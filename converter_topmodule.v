==> flow/design.v <==
`timescale 1ns/1ps
module bcd2bin_seq #(
  parameter WIDTH  = 8,
  parameter DIGITS = 3
)(
  input  wire                clk,
  input  wire                rst,
  input  wire                start,
  input  wire [DIGITS*4-1:0] bcd_in,  
  output reg                 busy,
  output reg                 done,
  output reg  [WIDTH-1:0]    bin_out
);
  localparam S_IDLE = 2'd0, S_PREP = 2'd1, S_ACCUM = 2'd2, S_DONE = 2'd3;
  reg [1:0] state, nxt;
  integer idx;
  reg [$clog2(DIGITS+1)-1:0] pos;
  reg [3:0] cur_digit;
  always @(posedge clk or posedge rst) begin
    if (rst) state <= S_IDLE;
    else     state <= nxt;
  end
  always @(*) begin
    busy = 1'b0; done = 1'b0; nxt = state;
    case (state)
      S_IDLE: begin
        if (start) nxt = S_PREP;
      end
      S_PREP: begin
        busy = 1'b1;
        nxt  = (DIGITS==0) ? S_DONE : S_ACCUM;
      end
      S_ACCUM: begin
        busy = 1'b1;
        if (pos == 0) nxt = S_DONE;
        else          nxt = S_ACCUM;
      end
      S_DONE: begin
        done = 1'b1;
        if (!start) nxt = S_IDLE;
      end
      default: nxt = S_IDLE;
    endcase
  end
  function [WIDTH-1:0] mul10(input [WIDTH-1:0] x);
    begin
      mul10 = (x << 3) + (x << 1);
    end
  endfunction
  always @(posedge clk or posedge rst) begin
    if (rst) begin
      bin_out <= {WIDTH{1'b0}};
      pos     <= '0;
    end else begin
      case (state)
        S_PREP: begin
          bin_out <= '0;
          pos     <= DIGITS[$clog2(DIGITS+1)-1:0];
        end
        S_ACCUM: begin
          idx       = (pos - 1) * 4;
          cur_digit = bcd_in[idx +: 4];
          bin_out   <= mul10(bin_out) + cur_digit;
          pos       <= pos - 1'b1;
        end
        default: ;
      endcase
    end
  end
endmodule
`timescale 1ns/1ps
module bcd_to_ex3_digit(
  input  wire [3:0] bcd,    
  output wire [3:0] ex3     
);
  assign ex3 = bcd + 4'd3;
endmodule
`timescale 1ns/1ps
module ex3_to_bcd_digit(
  input  wire [3:0] ex3,    
  output wire [3:0] bcd     
);
  assign bcd = ex3 - 4'd3;
endmodule
`timescale 1ns/1ps
module bcd_to_ex3_vector #(parameter DIGITS = 3)(
  input  wire [DIGITS*4-1:0] bcd_in,
  output wire [DIGITS*4-1:0] ex3_out
);
  genvar i;
  generate
    for (i = 0; i < DIGITS; i = i + 1) begin : B2E
      bcd_to_ex3_digit u(.bcd(bcd_in[i*4 +: 4]), .ex3(ex3_out[i*4 +: 4]));
    end
  endgenerate
endmodule
`timescale 1ns/1ps
module ex3_to_bcd_vector #(parameter DIGITS = 3)(
  input  wire [DIGITS*4-1:0] ex3_in,
  output wire [DIGITS*4-1:0] bcd_out
);
  genvar i;
  generate
    for (i = 0; i < DIGITS; i = i + 1) begin : E2B
      ex3_to_bcd_digit u(.ex3(ex3_in[i*4 +: 4]), .bcd(bcd_out[i*4 +: 4]));
    end
  endgenerate
endmodule
`timescale 1ns/1ps
module bin2bcd_dd #(
  parameter WIDTH  = 8,    
  parameter DIGITS = 3     
)(
  input  wire              clk,
  input  wire              rst,
  input  wire              start,
  input  wire [WIDTH-1:0]  bin_in,
  output reg               busy,
  output reg               done,
  output reg  [DIGITS*4-1:0] bcd_out
);
  reg [WIDTH-1:0]        bin_shift;
  reg [DIGITS*4-1:0]     bcd_work;
  reg [$clog2(WIDTH+1)-1:0] count;
  localparam S_IDLE = 2'd0, S_PREP = 2'd1, S_LOOP = 2'd2, S_DONE = 2'd3;
  reg [1:0] state, nxt;
  integer d;
  always @(posedge clk or posedge rst) begin
    if (rst) state <= S_IDLE;
    else     state <= nxt;
  end
  always @(*) begin
    busy = 1'b0; done = 1'b0; nxt = state;
    case (state)
      S_IDLE: begin
        if (start) nxt = S_PREP;
      end
      S_PREP: begin
        busy = 1'b1;
        nxt  = (WIDTH==0) ? S_DONE : S_LOOP;
      end
      S_LOOP: begin
        busy = 1'b1;
        if (count == 0) nxt = S_DONE;
        else            nxt = S_LOOP;
      end
      S_DONE: begin
        done = 1'b1;
        if (!start) nxt = S_IDLE;  
      end
      default: nxt = S_IDLE;
    endcase
  end
  always @(posedge clk or posedge rst) begin
    if (rst) begin
      bin_shift <= {WIDTH{1'b0}};
      bcd_work  <= {DIGITS*4{1'b0}};
      bcd_out   <= {DIGITS*4{1'b0}};
      count     <= '0;
    end
    else begin
      case (state)
        S_IDLE: begin
        end
        S_PREP: begin
          bin_shift <= bin_in;
          bcd_work  <= {DIGITS*4{1'b0}};
          count     <= WIDTH[$clog2(WIDTH+1)-1:0];
        end
        S_LOOP: begin
          for (d = 0; d < DIGITS; d = d + 1) begin
            if (bcd_work[d*4 +: 4] >= 5)
              bcd_work[d*4 +: 4] <= bcd_work[d*4 +: 4] + 4'd3;
          end
          {bcd_work, bin_shift} <= {bcd_work, bin_shift} << 1;
          count <= count - 1'b1;
        end
        S_DONE: begin
          bcd_out <= bcd_work;
        end
      endcase
    end
  end
endmodule
`timescale 1ns/1ps
module bin2gray #(parameter WIDTH = 8)(
  input  wire [WIDTH-1:0] bin,
  output wire [WIDTH-1:0] gray
);
  assign gray = bin ^ (bin >> 1);
endmodule
`timescale 1ns/1ps
module converter_controller(
  input  wire        clk,
  input  wire        rst,
  input  wire        start,
  input  wire [2:0]  op,
  input  wire        bin2bcd_busy,
  input  wire        bin2bcd_done,
  input  wire        bcd2bin_busy,
  input  wire        bcd2bin_done,
  output reg         start_bin2bcd,
  output reg         start_bcd2bin,
  output reg         busy,
  output reg         done,
  output reg         latch_bin,
  output reg         latch_gray,
  output reg         latch_bcd,
  output reg         latch_ex3
);
  localparam S_IDLE = 3'd0,
             S_KICK = 3'd1,
             S_WAIT = 3'd2,
             S_DONE = 3'd3;
  reg [2:0] state, nxt;
  wire is_seq = (op == 3'd2) | (op == 3'd3);
  wire engine_done = (op == 3'd2) ? bin2bcd_done :
                     (op == 3'd3) ? bcd2bin_done : 1'b1;  
  wire engine_busy = (op == 3'd2) ? bin2bcd_busy :
                     (op == 3'd3) ? bcd2bin_busy : 1'b0;
  always @(posedge clk or posedge rst) begin
    if (rst) state <= S_IDLE;
    else     state <= nxt;
  end
  always @(*) begin
    start_bin2bcd = 1'b0;
    start_bcd2bin = 1'b0;
    latch_bin  = 1'b0;
    latch_gray = 1'b0;
    latch_bcd  = 1'b0;
    latch_ex3  = 1'b0;
    busy = 1'b0;
    done = 1'b0;
    nxt  = state;
    case (state)
      S_IDLE: begin
        if (start) nxt = S_KICK;
      end
      S_KICK: begin
        busy = 1'b1;
        if (op == 3'd2)      start_bin2bcd = 1'b1;  
        else if (op == 3'd3) start_bcd2bin = 1'b1;  
        if (is_seq) nxt = S_WAIT;
        else        nxt = S_DONE;  
      end
      S_WAIT: begin
        busy = 1'b1;
        if (engine_done) nxt = S_DONE;
      end
      S_DONE: begin
        case (op)
          3'd0: latch_gray = 1'b1;  
          3'd1: latch_bin  = 1'b1;  
          3'd2: latch_bcd  = 1'b1;  
          3'd3: latch_bin  = 1'b1;  
          3'd4: latch_ex3  = 1'b1;  
          3'd5: latch_bcd  = 1'b1;  
          default: ;
        endcase
        done = 1'b1;
        if (!start) nxt = S_IDLE;  
      end
      default: nxt = S_IDLE;
    endcase
  end
endmodule
`timescale 1ns/1ps
module converter_datapath #(
  parameter WIDTH  = 8,
  parameter DIGITS = 3
)(
  input  wire                   clk,
  input  wire                   rst,
  input  wire [WIDTH-1:0]       bin_in,
  input  wire [WIDTH-1:0]       gray_in,
  input  wire [DIGITS*4-1:0]    bcd_in,
  input  wire [DIGITS*4-1:0]    ex3_in,
  input  wire                   start_bin2bcd,
  input  wire                   start_bcd2bin,
  input  wire [2:0]             op,           
  output wire                   busy_any,     
  output wire                   done_any,     
  output wire [WIDTH-1:0]       bin_out_comb,
  output wire [WIDTH-1:0]       gray_out_comb,
  output wire [DIGITS*4-1:0]    bcd_out_comb,
  output wire [DIGITS*4-1:0]    ex3_out_comb,
  output wire                   bin2bcd_busy,
  output wire                   bin2bcd_done,
  output wire                   bcd2bin_busy,
  output wire                   bcd2bin_done
);
  wire [WIDTH-1:0] gray_from_bin, bin_from_gray;
  bin2gray #(WIDTH) u_b2g(.bin(bin_in), .gray(gray_from_bin));
  gray2bin #(WIDTH) u_g2b(.gray(gray_in), .bin(bin_from_gray));
  wire [DIGITS*4-1:0] ex3_from_bcd, bcd_from_ex3;
  bcd_to_ex3_vector #(DIGITS) u_bcd2ex3(.bcd_in(bcd_in), .ex3_out(ex3_from_bcd));
  ex3_to_bcd_vector #(DIGITS) u_ex32bcd(.ex3_in(ex3_in), .bcd_out(bcd_from_ex3));
  wire [DIGITS*4-1:0] bcd_from_bin;
  bin2bcd_dd #(WIDTH, DIGITS) u_bin2bcd (
    .clk(clk), .rst(rst), .start(start_bin2bcd),
    .bin_in(bin_in), .busy(bin2bcd_busy), .done(bin2bcd_done), .bcd_out(bcd_from_bin)
  );
  wire [WIDTH-1:0] bin_from_bcd;
  bcd2bin_seq #(WIDTH, DIGITS) u_bcd2bin (
    .clk(clk), .rst(rst), .start(start_bcd2bin),
    .bcd_in(bcd_in), .busy(bcd2bin_busy), .done(bcd2bin_done), .bin_out(bin_from_bcd)
  );
  assign bin_out_comb  = (op == 3'd1) ? bin_from_gray :  
                         (op == 3'd3) ? bin_from_bcd  :  
                         {WIDTH{1'b0}};
  assign gray_out_comb = (op == 3'd0) ? gray_from_bin :  
                         {WIDTH{1'b0}};
  assign bcd_out_comb  = (op == 3'd2) ? bcd_from_bin  :  
                         (op == 3'd5) ? bcd_from_ex3  :  
                         {DIGITS*4{1'b0}};
  assign ex3_out_comb  = (op == 3'd4) ? ex3_from_bcd  :  
                         {DIGITS*4{1'b0}};
  assign busy_any =
      ((op == 3'd2) & bin2bcd_busy) |
      ((op == 3'd3) & bcd2bin_busy);
  assign done_any =
      ((op == 3'd0) ? 1'b1 : 1'b0) |          
      ((op == 3'd1) ? 1'b1 : 1'b0) |          
      ((op == 3'd2) ? bin2bcd_done : 1'b0) |  
      ((op == 3'd3) ? bcd2bin_done : 1'b0) |  
      ((op == 3'd4) ? 1'b1 : 1'b0) |          
      ((op == 3'd5) ? 1'b1 : 1'b0);           
endmodule
`timescale 1ns/1ps
module code_converter_top #(
  parameter WIDTH  = 8,
  parameter DIGITS = 3
)(
  input  wire                   clk,
  input  wire                   rst,
  input  wire                   start,
  input  wire [2:0]             opcode,
  input  wire [WIDTH-1:0]       bin_in,
  input  wire [WIDTH-1:0]       gray_in,
  input  wire [DIGITS*4-1:0]    bcd_in,
  input  wire [DIGITS*4-1:0]    ex3_in,
  output reg  [WIDTH-1:0]       bin_out,
  output reg  [WIDTH-1:0]       gray_out,
  output reg  [DIGITS*4-1:0]    bcd_out,
  output reg  [DIGITS*4-1:0]    ex3_out,
  output wire                   busy,
  output wire                   done
);
  wire start_bin2bcd, start_bcd2bin;
  wire bin2bcd_busy, bin2bcd_done;
  wire bcd2bin_busy, bcd2bin_done;
  wire [WIDTH-1:0]    bin_out_comb;
  wire [WIDTH-1:0]    gray_out_comb;
  wire [DIGITS*4-1:0] bcd_out_comb;
  wire [DIGITS*4-1:0] ex3_out_comb;
  wire latch_bin, latch_gray, latch_bcd, latch_ex3;
  converter_datapath #(.WIDTH(WIDTH), .DIGITS(DIGITS)) u_dp (
    .clk(clk), .rst(rst),
    .bin_in(bin_in), .gray_in(gray_in), .bcd_in(bcd_in), .ex3_in(ex3_in),
    .start_bin2bcd(start_bin2bcd), .start_bcd2bin(start_bcd2bin),
    .op(opcode),
    .busy_any(), .done_any(),  
    .bin_out_comb(bin_out_comb),
    .gray_out_comb(gray_out_comb),
    .bcd_out_comb(bcd_out_comb),
    .ex3_out_comb(ex3_out_comb),
    .bin2bcd_busy(bin2bcd_busy), .bin2bcd_done(bin2bcd_done),
    .bcd2bin_busy(bcd2bin_busy), .bcd2bin_done(bcd2bin_done)
  );
  converter_controller u_ctrl (
    .clk(clk), .rst(rst), .start(start), .op(opcode),
    .bin2bcd_busy(bin2bcd_busy), .bin2bcd_done(bin2bcd_done),
    .bcd2bin_busy(bcd2bin_busy), .bcd2bin_done(bcd2bin_done),
    .start_bin2bcd(start_bin2bcd), .start_bcd2bin(start_bcd2bin),
    .busy(busy), .done(done),
    .latch_bin(latch_bin), .latch_gray(latch_gray),
    .latch_bcd(latch_bcd), .latch_ex3(latch_ex3)
  );
  always @(posedge clk or posedge rst) begin
    if (rst) begin
      bin_out  <= {WIDTH{1'b0}};
      gray_out <= {WIDTH{1'b0}};
      bcd_out  <= {DIGITS*4{1'b0}};
      ex3_out  <= {DIGITS*4{1'b0}};
    end else begin
      if (latch_bin)  bin_out  <= bin_out_comb;
      if (latch_gray) gray_out <= gray_out_comb;
      if (latch_bcd)  bcd_out  <= bcd_out_comb;
      if (latch_ex3)  ex3_out  <= ex3_out_comb;
    end
  end
endmodule
`timescale 1ns/1ps
module gray2bin #(parameter WIDTH = 8)(
  input  wire [WIDTH-1:0] gray,
  output wire [WIDTH-1:0] bin
);
  genvar i;
  assign bin[WIDTH-1] = gray[WIDTH-1];
  generate
    for (i = WIDTH-2; i >= 0; i = i - 1) begin : G2B
      assign bin[i] = bin[i+1] ^ gray[i];
    end
  endgenerate
endmodule
[Tool chain data of code_converter_top]
The steps from the RTL of code_converter_top to its reports follow in flow order.
Lines are those of the file above, counted from 1.
A cell with - has no value.
Design
  top module: code_converter_top
  clock input: clk
  library: sky130hd
  corner: tt_025C_1v80

[After elaboration]
Yosys after proc, flatten, opt, wreduce and memory -nomap, before mapping. Memory bits, and registers merged into a memory's read port (data or address), are not among the register bits. Print and check cells are not counted.
Storage and ports
  bits in registers: 93
  elaborated cells: 114
  output and inout bits: 42
Cells by class
  bitwise logic cells: 9
  equal/unequal tests: 21
  shift-type cells: 1
  reduce/logical cells: 16
  multiplexer cells: 43
  add/subtract/negate cells: 11
Operators by type and width (count)
  12-bit two-way mux: 3
  8-bit case mux with 2-bit select: 2
  12-bit case mux with 2-bit select: 1
  8-bit two-way mux: 3
  1-bit two-way mux: 20
  2-bit case mux with 4-bit select: 2
  12-bit by 5-bit indexed select with 4-bit output: 1
  3-bit by 2-bit equality test with 1-bit output with constant B: 4
  4-bit by 2-bit adder with 4-bit output with constant B: 3
  4-bit by 2-bit subtractor with 4-bit output with constant B: 3
  3-bit case mux with 4-bit select: 1
  3-bit two-way mux: 3
  2-bit equality test with constant B: 4
  2-bit != test with constant B: 4
  8-bit by 4-bit adder with 8-bit output: 1
  8-bit by 7-bit bitwise XOR with 8-bit output: 1
  8-bit adder: 1
  4-bit case mux with 2-bit select: 1
  2-bit two-way mux: 4
  1-bit bitwise XOR: 7
  2-bit by 1-bit != test with 1-bit output with constant B: 3
  2-bit zero test: 3
  2-bit OR reduction: 3
  3-bit by 1-bit equality test with 1-bit output with constant B: 2
  3-bit equality test with constant B: 2
  3-bit zero test: 2
  3-bit OR reduction: 2
  2-bit by 1-bit equality test with 1-bit output with constant B: 2
Not listed: further kinds 10, cells in them 13.

[Logic depth]
Longest topological path by Yosys (ltp), each cell counted once; first at word level (registers and memories cut), then after technology mapping (sequential cells cut; the memories' decode and read muxes count).
Logic depth
  depth after elaboration: 8
  ABC_AREA: 0
  mapped depth: 15

[Netlist]
Yosys stat after the flow's synthesis: flattened, memories mapped to cells. It holds for the ABC_AREA given above (unset counts as 0); a run with the other value may have another netlist.
Cell types
  sky130_fd_sc_hd__dfrtp_1: count 95, area in all 2377.28 um^2
  sky130_fd_sc_hd__o21ai_0: count 62, area in all 310.298 um^2
  sky130_fd_sc_hd__nand2_1: count 75, area in all 281.52 um^2
  sky130_fd_sc_hd__ha_1: count 19, area in all 237.728 um^2
  sky130_fd_sc_hd__a22o_1: count 18, area in all 157.651 um^2
  sky130_fd_sc_hd__xnor2_1: count 17, area in all 148.893 um^2
  sky130_fd_sc_hd__mux2_2: count 13, area in all 146.39 um^2
  sky130_fd_sc_hd__a21oi_1: count 23, area in all 115.11 um^2
  sky130_fd_sc_hd__xor2_1: count 12, area in all 105.101 um^2
  sky130_fd_sc_hd__mux2i_1: count 9, area in all 90.086 um^2
  sky130_fd_sc_hd__nor2_1: count 22, area in all 82.579 um^2
  sky130_fd_sc_hd__clkbuf_1: count 21, area in all 78.826 um^2
  sky130_fd_sc_hd__dfstp_2: count 3, area in all 78.826 um^2
  sky130_fd_sc_hd__inv_1: count 18, area in all 67.565 um^2
  sky130_fd_sc_hd__fa_1: count 2, area in all 40.038 um^2
  sky130_fd_sc_hd__a22oi_1: count 5, area in all 37.536 um^2
  sky130_fd_sc_hd__nand2b_1: count 6, area in all 37.536 um^2
  sky130_fd_sc_hd__nor2b_1: count 4, area in all 25.024 um^2
Not listed: further types 26, cells in them 39.
Mapped netlist
  buffers: 23
  mapped flip-flops: 98
  cell count: 463
  sequential area: 2456.1 um^2
  cell area after synthesis: 4752.1 um^2
By module: a second synthesis without flattening, with its own total; a netlist apart from the flattened one above.
Second synthesis, totals
  cells (unflattened synthesis): 464
  area total of the unflattened synthesis: 5273.8 um^2
Rows give one instance, submodules left out.
Modules
  bin2bcd_dd: cells 145, instances 1, area 1609.0 um^2, seq. area 1002.2 um^2
  code_converter_top: cells 85, instances 1, area 1575.3 um^2, seq. area 1001.0 um^2
  bcd2bin_seq: cells 88, instances 1, area 907.1 um^2, seq. area 351.6 um^2
  converter_datapath: cells 63, instances 1, area 452.9 um^2, seq. area 0.0 um^2
  converter_controller: cells 26, instances 1, area 257.7 um^2, seq. area 101.3 um^2
  bcd_to_ex3_digit: cells 7, instances 3, area 50.0 um^2, seq. area 0.0 um^2
  ex3_to_bcd_digit: cells 5, instances 3, area 42.5 um^2, seq. area 0.0 um^2
  gray2bin (WIDTH=8): cells 13, instances 1, area 125.1 um^2, seq. area 0.0 um^2
  bin2gray (WIDTH=8): cells 8, instances 1, area 68.8 um^2, seq. area 0.0 um^2
  bcd_to_ex3_vector (DIGITS=3): cells 0, instances 1, area 0.0 um^2, seq. area 0.0 um^2
  ex3_to_bcd_vector (DIGITS=3): cells 0, instances 1, area 0.0 um^2, seq. area 0.0 um^2

[Worst setup path after synthesis]
Source: OpenSTA report_checks on the synthesized netlist (no wires, ideal clock, input and output delay 20% of the period each), path of least setup slack; recovery checks are left aside. Register names are those of the netlist, which keeps one name where synthesis merged equal registers.
Timing path after synthesis
  path kind: register to register
  start point: reg u_dp.u_bcd2bin.pos[0]
  end point: reg u_dp.u_bcd2bin.bin_out[7]
  setup slack: 0.368 ns
  data required time: 3.342 ns
  path buffers: 0
  stages: 15
  arrival: 2.974 ns
  clock period: 3.46 ns
  delay of the path: 3.092 ns
  synthesis period reached: 3.092 ns
"delay of the path" is the arrival time less input delay plus setup time.
"stages": output pins that drive a net of the path, with the launching flip-flop's if there is one; two outputs of one cell count as two.
"synthesis period reached" is the clock period less the worst setup slack; recovery checks do not enter. This is arithmetic on one report: input and output delays are still those of the set period (20% each).
The rows between start and end are the longest chain of elaborated cells between them; the timing report does not say that the signal goes this way. Where chains are equally long, one stands for them.
Each line given opens the expression or statement behind the cell; cells for indexed reads and writes are added by Yosys, which also makes memories of some case tables.
A register here has more assigning lines than the two given.
On the way, after synthesis
  cells stage by stage: sky130_fd_sc_hd__dfrtp_1 sky130_fd_sc_hd__inv_1 sky130_fd_sc_hd__ha_1 sky130_fd_sc_hd__nor2b_1 sky130_fd_sc_hd__and2_1 sky130_fd_sc_hd__a21oi_1 sky130_fd_sc_hd__fa_1 sky130_fd_sc_hd__inv_1 sky130_fd_sc_hd__ha_1 sky130_fd_sc_hd__a21o_1 sky130_fd_sc_hd__a21oi_1 sky130_fd_sc_hd__o21bai_1 sky130_fd_sc_hd__a21oi_1 sky130_fd_sc_hd__xnor2_1 sky130_fd_sc_hd__a21o_1
  length of the longest elaborated chain: 4
Ends and longest elaborated chain, after synthesis
  start: declaration: RTL line 17  | reg [$clog2(DIGITS+1)-1:0] pos;
  start: assignment: RTL line 58  | pos     <= DIGITS[$clog2(DIGITS+1)-1:0];
  start: assignment: RTL line 64  | pos       <= pos - 1'b1;
  2-bit by 1-bit subtractor with 3-bit output: RTL line 61  | idx       = (pos - 1) * 4;
  12-bit by 5-bit indexed select with 4-bit output: RTL line 62  | cur_digit = bcd_in[idx +: 4];
  8-bit by 4-bit adder with 8-bit output: RTL line 63  | bin_out   <= mul10(bin_out) + cur_digit;
  8-bit case mux with 2-bit select: RTL line 55  | case (state)
  end: assignment: RTL line 57  | bin_out <= '0;
  end: assignment: RTL line 63
  end: declaration: RTL line 12  | output reg  [WIDTH-1:0]    bin_out

[Path in the finished layout]
From the final timing report of run 1: the path of least setup slack in the routed layout; clock arrival at registers is part of the times.
Timing path after layout
  path kind: register to register
  start point: reg u_dp.u_bcd2bin.pos[0]
  end point: reg u_dp.u_bcd2bin.bin_out[7]
  setup slack: 0.24 ns
  arrival: 3.69 ns
  path buffers: 0
  clock period: 3.7 ns
  stages: 15
  data required time: 3.93 ns
The rows between start and end are the longest chain of elaborated cells between them; the timing report does not say that the signal goes this way. Where chains are equally long, one stands for them.
A register here has more assigning lines than the two given.
On the way, after layout
  cells stage by stage: sky130_fd_sc_hd__dfrtp_1 sky130_fd_sc_hd__inv_1 sky130_fd_sc_hd__ha_1 sky130_fd_sc_hd__nor2b_1 sky130_fd_sc_hd__and2_1 sky130_fd_sc_hd__a21oi_1 sky130_fd_sc_hd__fa_1 sky130_fd_sc_hd__inv_1 sky130_fd_sc_hd__ha_1 sky130_fd_sc_hd__a21o_1 sky130_fd_sc_hd__a21oi_1 sky130_fd_sc_hd__o21bai_1 sky130_fd_sc_hd__a21oi_1 sky130_fd_sc_hd__xnor2_1 sky130_fd_sc_hd__a21o_1
  length of the longest elaborated chain: 4
Ends and longest elaborated chain, after layout
  start: declaration: RTL line 17  | reg [$clog2(DIGITS+1)-1:0] pos;
  start: assignment: RTL line 58  | pos     <= DIGITS[$clog2(DIGITS+1)-1:0];
  start: assignment: RTL line 64  | pos       <= pos - 1'b1;
  2-bit by 1-bit subtractor with 3-bit output: RTL line 61  | idx       = (pos - 1) * 4;
  12-bit by 5-bit indexed select with 4-bit output: RTL line 62  | cur_digit = bcd_in[idx +: 4];
  8-bit by 4-bit adder with 8-bit output: RTL line 63  | bin_out   <= mul10(bin_out) + cur_digit;
  8-bit case mux with 2-bit select: RTL line 55  | case (state)
  end: assignment: RTL line 57  | bin_out <= '0;
  end: assignment: RTL line 63
  end: declaration: RTL line 12  | output reg  [WIDTH-1:0]    bin_out

Hand-over note for code_converter_top

Settings and measured results of 2 stored flow runs for module code_converter_top (sky130hd), not sorted in any way. The constraints put input and output delay at 20% of the set period each and load the outputs with 0.01 pF.
"finish__power__total": no workload was simulated; the value follows from the tool's default switching activity.

settings of run 1
{
  "period_ns": 3.7,
  "CORE_UTILIZATION": 34,
  "SETUP_SLACK_MARGIN": -0.25,
  "PLACE_DENSITY_LB_ADDON": 0.01,
  "CELL_PAD_IN_SITES_DETAIL_PLACEMENT": 1,
  "ABC_AREA": 0,
  "GPL_TIMING_DRIVEN": 0,
  "GPL_ROUTABILITY_DRIVEN": 1,
  "CTS_CLUSTER_DIAMETER": 60,
  "CAP_MARGIN": 20,
  "CORE_MARGIN": 2,
  "SLEW_MARGIN": 20
}
report of run 1
yosys chip area after synthesis (um^2): 4752.1
finish__design__die__area: 14937.7
finish__design__instance__area__stdcell: 6187.2
finish__design__instance__utilization: 0.4492
finish__timing__setup__ws: 0.241
finish__timing__hold__ws: 0.485
finish__power__total: 4.177e-03

settings of run 2
{
  "period_ns": 2.14,
  "CORE_UTILIZATION": 27,
  "PLACE_DENSITY_LB_ADDON": 0.01,
  "CELL_PAD_IN_SITES_GLOBAL_PLACEMENT": 0,
  "TNS_END_PERCENT": 75,
  "ABC_AREA": 1,
  "MIN_ROUTING_LAYER": "met2",
  "MAX_ROUTING_LAYER": "met5",
  "CAP_MARGIN": 20,
  "CORE_MARGIN": 2,
  "SLEW_MARGIN": 20
}
report of run 2
yosys chip area after synthesis (um^2): 4840.9
finish__design__die__area: 19016.4
finish__design__instance__area__stdcell: 6686.4
finish__design__instance__utilization: 0.3839
finish__timing__setup__ws: -0.658
finish__timing__hold__ws: 0.345
finish__power__total: 7.689e-03

End of note.
